==> flow/design.v <==
module arbiter (
	req, grant, base
);
parameter WIDTH = 4;
input [WIDTH-1:0] req;
output [WIDTH-1:0] grant;
input [WIDTH-1:0] base;
wire [2*WIDTH-1:0] double_req = {req,req};
wire [2*WIDTH-1:0] double_grant = double_req & ~(double_req-base);
assign grant = double_grant[WIDTH-1:0] | double_grant[2*WIDTH-1:WIDTH];
endmodule
module decoder
# (
    parameter WIDTH = 4,
    parameter OUTPUT_TYPE = 1
)
(
    input                      clk,
    input                      rst,
    input                      ack,
    input                      load,
    input 	   [WIDTH - 1:0] in,
    output reg     [WIDTH - 1:0] out
);
	always @ (posedge clk, negedge rst)
	  if (~rst)
            out <= {WIDTH { 1'b0 }};
          else if (load & ack)
            out <= in;
endmodule
module register
# (
    parameter WIDTH = 4
)
(
    input                      clk,
    input                      rst,
    input                      load,
    input                      ack,
    input 	   [WIDTH - 1:0] in,
    output reg [WIDTH - 1:0] out
);
    always @ (posedge clk, negedge rst)
        if (~rst)
            out <= {{(WIDTH - 1){ 1'b0 }}, 1'b1};
        else if (load)
            out <= in;
            else out <= 4'b0000;
endmodule
module rotator
#( 
    parameter WIDTH = 4
)
(
    input  [WIDTH - 1:0] x,
    output [WIDTH - 1:0] z
);
    wire [2 * WIDTH - 1:0] temp;
    assign temp = {x, x} << 1'b1;
    assign z = temp[2 * WIDTH - 1: WIDTH];
endmodule
module rr_arbiter(clk, resetb, ack, request, grant);
	parameter integer WIDTH = 4;
	input clk, resetb, ack;
	input [WIDTH - 1:0] request;
	output [WIDTH - 1:0] grant;
	wire [WIDTH - 1:0] next_base;
	wire [WIDTH - 1:0] grant_tmp;
	wire [WIDTH - 1:0] shifted_base;
	rotator rotator(.x(grant_tmp), .z(shifted_base));
	register base(.clk(clk), .rst(resetb), .ack(ack), .load(1'b1), .in(shifted_base), .out(next_base));
	arbiter arbiter(.req(request), .grant(grant_tmp), .base(next_base));
	decoder final_decoder(.clk(clk), .rst(resetb), .ack(ack), .load(1'b1), .in(grant_tmp), .out(grant));
endmodule
---- From RTL to reports: rr_arbiter ----
What the tools print for rr_arbiter, step after step.
Lines are those of the file above, counted from 1.
Operators: Yosys type, input widths -> output width; for muxes data width and select width s.
Library cell names are shortened.
The mark n/a stands for no value.
design
  design top .............................. rr_arbiter
  clock input ............................. clk
  cell library ............................ sky130hd
  timing corner ........................... tt_025C_1v80

---- After elaboration ----
Counts by Yosys on the flattened word-level netlist (proc, flatten, opt, wreduce; memories kept). Register bits leave out memories and registers merged into their read ports (data or address); mux counts leave out enables and synchronous resets folded into registers. Print and check cells are left out. Cells with the same type and inputs are merged into one.
operators by class
  $add $sub $neg .......................... 1
  bitwise gates (word level) .............. 3
operators with widths
  operator     count
  $sub 8x4->8  1
  $and 8x8->8  1
  $not 8->8    1
  $or 4x4->4   1
bit counts
  bits in registers ....................... 8
  bits of input ports ..................... 7
  output and inout port bits .............. 4
  cells after elaboration ................. 6

---- Depth ----
Yosys ltp: most cells in a row. Word level: on the elaborated netlist, between registers, memories and ports. Mapped: between sequential cells and ports; inverters and the memories' decode and read muxes count.
depth
  word-level depth ........................ 4
  ABC_AREA ................................ 0
  depth in mapped cells ................... 6
  mapped depth without buffers ............ 6

---- Mapped cells and area ----
Source: synth_stat.txt of the flow (Yosys; design flattened, memories mapped). It holds for the ABC_AREA given above (unset counts as 0); a run with the other value may have another netlist.
synthesis totals
  mapped cells ............................ 47
  cell area after synthesis ............... 464.2 µm²
  sequential area ......................... 201.4 µm²
  flip-flops .............................. 8
  buffer cells ............................ 1
cells by type
  type      count  area in all (µm²)
  dfrtp_1   7      175.168
  ha_1      3      37.536
  dfstp_2   1      26.275
  inv_1     7      26.275
  fa_1      1      20.019
  nand2_1   4      15.014
  nor3b_1   2      15.014
  o21a_1    2      15.014
  a31oi_1   2      12.512
  nor2b_1   2      12.512
  mux2_2    1      11.261
  mux2i_1   1      10.01
  nor2b_2   1      8.758
  o31a_1    1      8.758
  o32ai_1   1      8.758
  xnor2_1   1      8.758
  a21boi_0  1      7.507
  nor2_1    2      7.507
Not listed: further types 7, cells in them 7.
The figures by module come from a second, unflattened synthesis with its own total; it is not the netlist above.
second synthesis, totals
  cell total of the unflattened synthesis .. 46
  area total of the unflattened synthesis .. 513.0 µm²
Rows give one instance, submodules left out.
by module
  module      times used  cells  area (µm²)  sequential area (µm²)
  arbiter     1           24     186.4       0.0
  decoder     1           9      166.4       100.1
  register    1           8      126.4       101.3
  rotator     1           4      30.0        0.0
  rr_arbiter  1           1      3.8         0.0

---- Path before layout ----
Path of least setup slack by OpenSTA after synthesis, without wires, with an ideal clock, recovery checks aside; 20% of the period is set as input and as output delay. Where synthesis merged equal registers, the netlist keeps one of their names.
timing path post-synthesis
  path kind ............................... register to register
  start ................................... reg base.out[0]
  end ..................................... reg final_decoder.out[0]
  period .................................. 1.78 ns
  setup time .............................. 0.124 ns
  launch time at the first pin ............ 0.000 ns
  arrival time ............................ 1.435 ns
  data required time ...................... 1.656 ns
  setup slack ............................. 0.221 ns
  path delay .............................. 1.559 ns
  stages on the path ...................... 7
  buffers on the path ..................... 0
  synthesis period reached ................ 1.559 ns
"path delay" is the arrival time less input delay plus setup time.
"stages on the path": output pins that drive a net of the path, with the launching flip-flop's if there is one; two outputs of one cell count as two.
"synthesis period reached" = period - worst setup slack (recovery checks aside). The figure is calculated, with input and output delays left at 20% of the set period.
Between the ends stands the longest chain of elaborated cells between them, by number of cells; it is not shown to be the way that was timed. Of several equally long chains one is given.
A line is the first line of the expression or statement that the cell stems from. Yosys adds cells for indexed reads and writes and turns some case tables into memories.
At most two assigning lines are given for a register; there are more.
on the way, post-synthesis
  cell sequence ........................... dfstp_2 nor2b_2 fa_1 nor2b_1 o21ai_0 nor2b_1 o31a_1
  length of the longest elaborated chain .. 4
  elaborated cells between the ends (all ways) .. 4
  RTL lines with such cells ............... 2
  those cells by class .................... add/sub (1); logic (3)
ends and longest elaborated chain, post-synthesis
  item           RTL line  source
  from (decl)    41        output reg [WIDTH - 1:0] out
  from (assign)  45        out <= {{(WIDTH - 1){ 1'b0 }}, 1'b1};
  from (assign)  47        out <= in;
  $sub 8x4->8    9         wire [2*WIDTH-1:0] double_grant = double_req & ~(double_req-base);
  $not 8->8      9
  $and 8x8->8    9
  $or 4x4->4     10        assign grant = double_grant[WIDTH-1:0] | double_grant[2*WIDTH-1:WIDTH];
  to (assign)    27        out <= {WIDTH { 1'b0 }};
  to (assign)    29        out <= in;
  to (decl)      23        output reg     [WIDTH - 1:0] out

---- Timing after layout ----
From the final timing report of flow run A: the path of least setup slack in the routed layout; clock arrival at registers is part of the times.
timing path after layout
  path kind ............................... input to register
  start ................................... in request[1]
  end ..................................... reg final_decoder.out[0]
  period .................................. 2.77 ns
  input delay ............................. 0.55 ns
  setup time .............................. 0.11 ns
  launch time at the first pin ............ 0.55 ns
  arrival time ............................ 2.26 ns
  data required time ...................... 2.92 ns
  setup slack ............................. 0.66 ns
  stages on the path ...................... 7
  buffers on the path ..................... 1
Between the ends stands the longest chain of elaborated cells between them, by number of cells; it is not shown to be the way that was timed. Of several equally long chains one is given.
on the way, after layout
  cell sequence ........................... clkdlybuf4s50_1 inv_1 fa_1 nor2b_1 o21ai_0 nor2b_1 o31a_1
  length of the longest elaborated chain .. 4
  elaborated cells between the ends (all ways) .. 4
  RTL lines with such cells ............... 2
  those cells by class .................... add/sub (1); logic (3)
ends and longest elaborated chain, after layout
  item         RTL line  source
  from (decl)  65        input [WIDTH - 1:0] request;
  $sub 8x4->8  9         wire [2*WIDTH-1:0] double_grant = double_req & ~(double_req-base);
  $not 8->8    9
  $and 8x8->8  9
  $or 4x4->4   10        assign grant = double_grant[WIDTH-1:0] | double_grant[2*WIDTH-1:WIDTH];
  to (assign)  27        out <= {WIDTH { 1'b0 }};
  to (assign)  29        out <= in;
  to (decl)    23        output reg     [WIDTH - 1:0] out

Add stored flow runs of rr_arbiter

Module rr_arbiter, platform sky130hd: 2 stored runs of the flow (Yosys, OpenROAD) with differing settings, in no particular order. Input and output delays are each 20% of the period that was set; the output load is 0.01 pF.
"achieved period": clock period set for the run, less the worst setup slack. It is reckoned from that one timing run; input and output delays stay at 20% of the period that was set.
By "worst path time" is meant the share of the clock period that the worst setup path is allowed (20% is reserved at inputs, 20% at outputs), minus its slack. Clock arrival times at its registers enter into it.
By "total design power" is meant OpenSTA's value without simulated activity: inputs other than the clock are taken to toggle once in ten clock periods, and the tool carries that through the logic.

---- flow run A ----
settings
  period_ns = 2.77
  CORE_UTILIZATION = 39
  SETUP_SLACK_MARGIN = 0.39
  PLACE_DENSITY_LB_ADDON = 0.29
  CELL_PAD_IN_SITES_DETAIL_PLACEMENT = 0
  SLEW_MARGIN = 15
  MIN_ROUTING_LAYER = met2
  MAX_ROUTING_LAYER = met5
  CAP_MARGIN = 20
  CORE_MARGIN = 2
results
  total design power ...................... 465.2 uW
  worst path time ......................... 1.55 ns
  class of the worst setup path ........... input to register
  sum of negative setup slack ............. 0.000 ns
  cell area after synthesis ............... 464.2 µm²
  achieved period ......................... 2.106 ns
  setup slack of the worst path ........... 0.664 ns
  area of the standard cells in the finished layout .. 604.3 µm²
  die outline area ........................ 1482.2 µm²

---- flow run B ----
settings
  period_ns = 1.12
  CORE_UTILIZATION = 26
  SETUP_SLACK_MARGIN = 0.22
  PLACE_DENSITY_LB_ADDON = 0.14
  CORE_ASPECT_RATIO = 1.61
  CELL_PAD_IN_SITES_GLOBAL_PLACEMENT = 0
  GPL_TIMING_DRIVEN = 0
  CTS_CLUSTER_DIAMETER = 243
  MIN_ROUTING_LAYER = met1
  MAX_ROUTING_LAYER = met4
  CAP_MARGIN = 20
  CORE_MARGIN = 2
  SLEW_MARGIN = 20
results
  total design power ...................... 1348 uW
  worst path time ......................... 1.56 ns
  class of the worst setup path ........... register to register
  sum of negative setup slack ............. -2.644 ns
  cell area after synthesis ............... 464.2 µm²
  achieved period ......................... 1.564 ns
  setup slack of the worst path ........... -0.444 ns
  area of the standard cells in the finished layout .. 701.9 µm²
  die outline area ........................ 2149.0 µm²
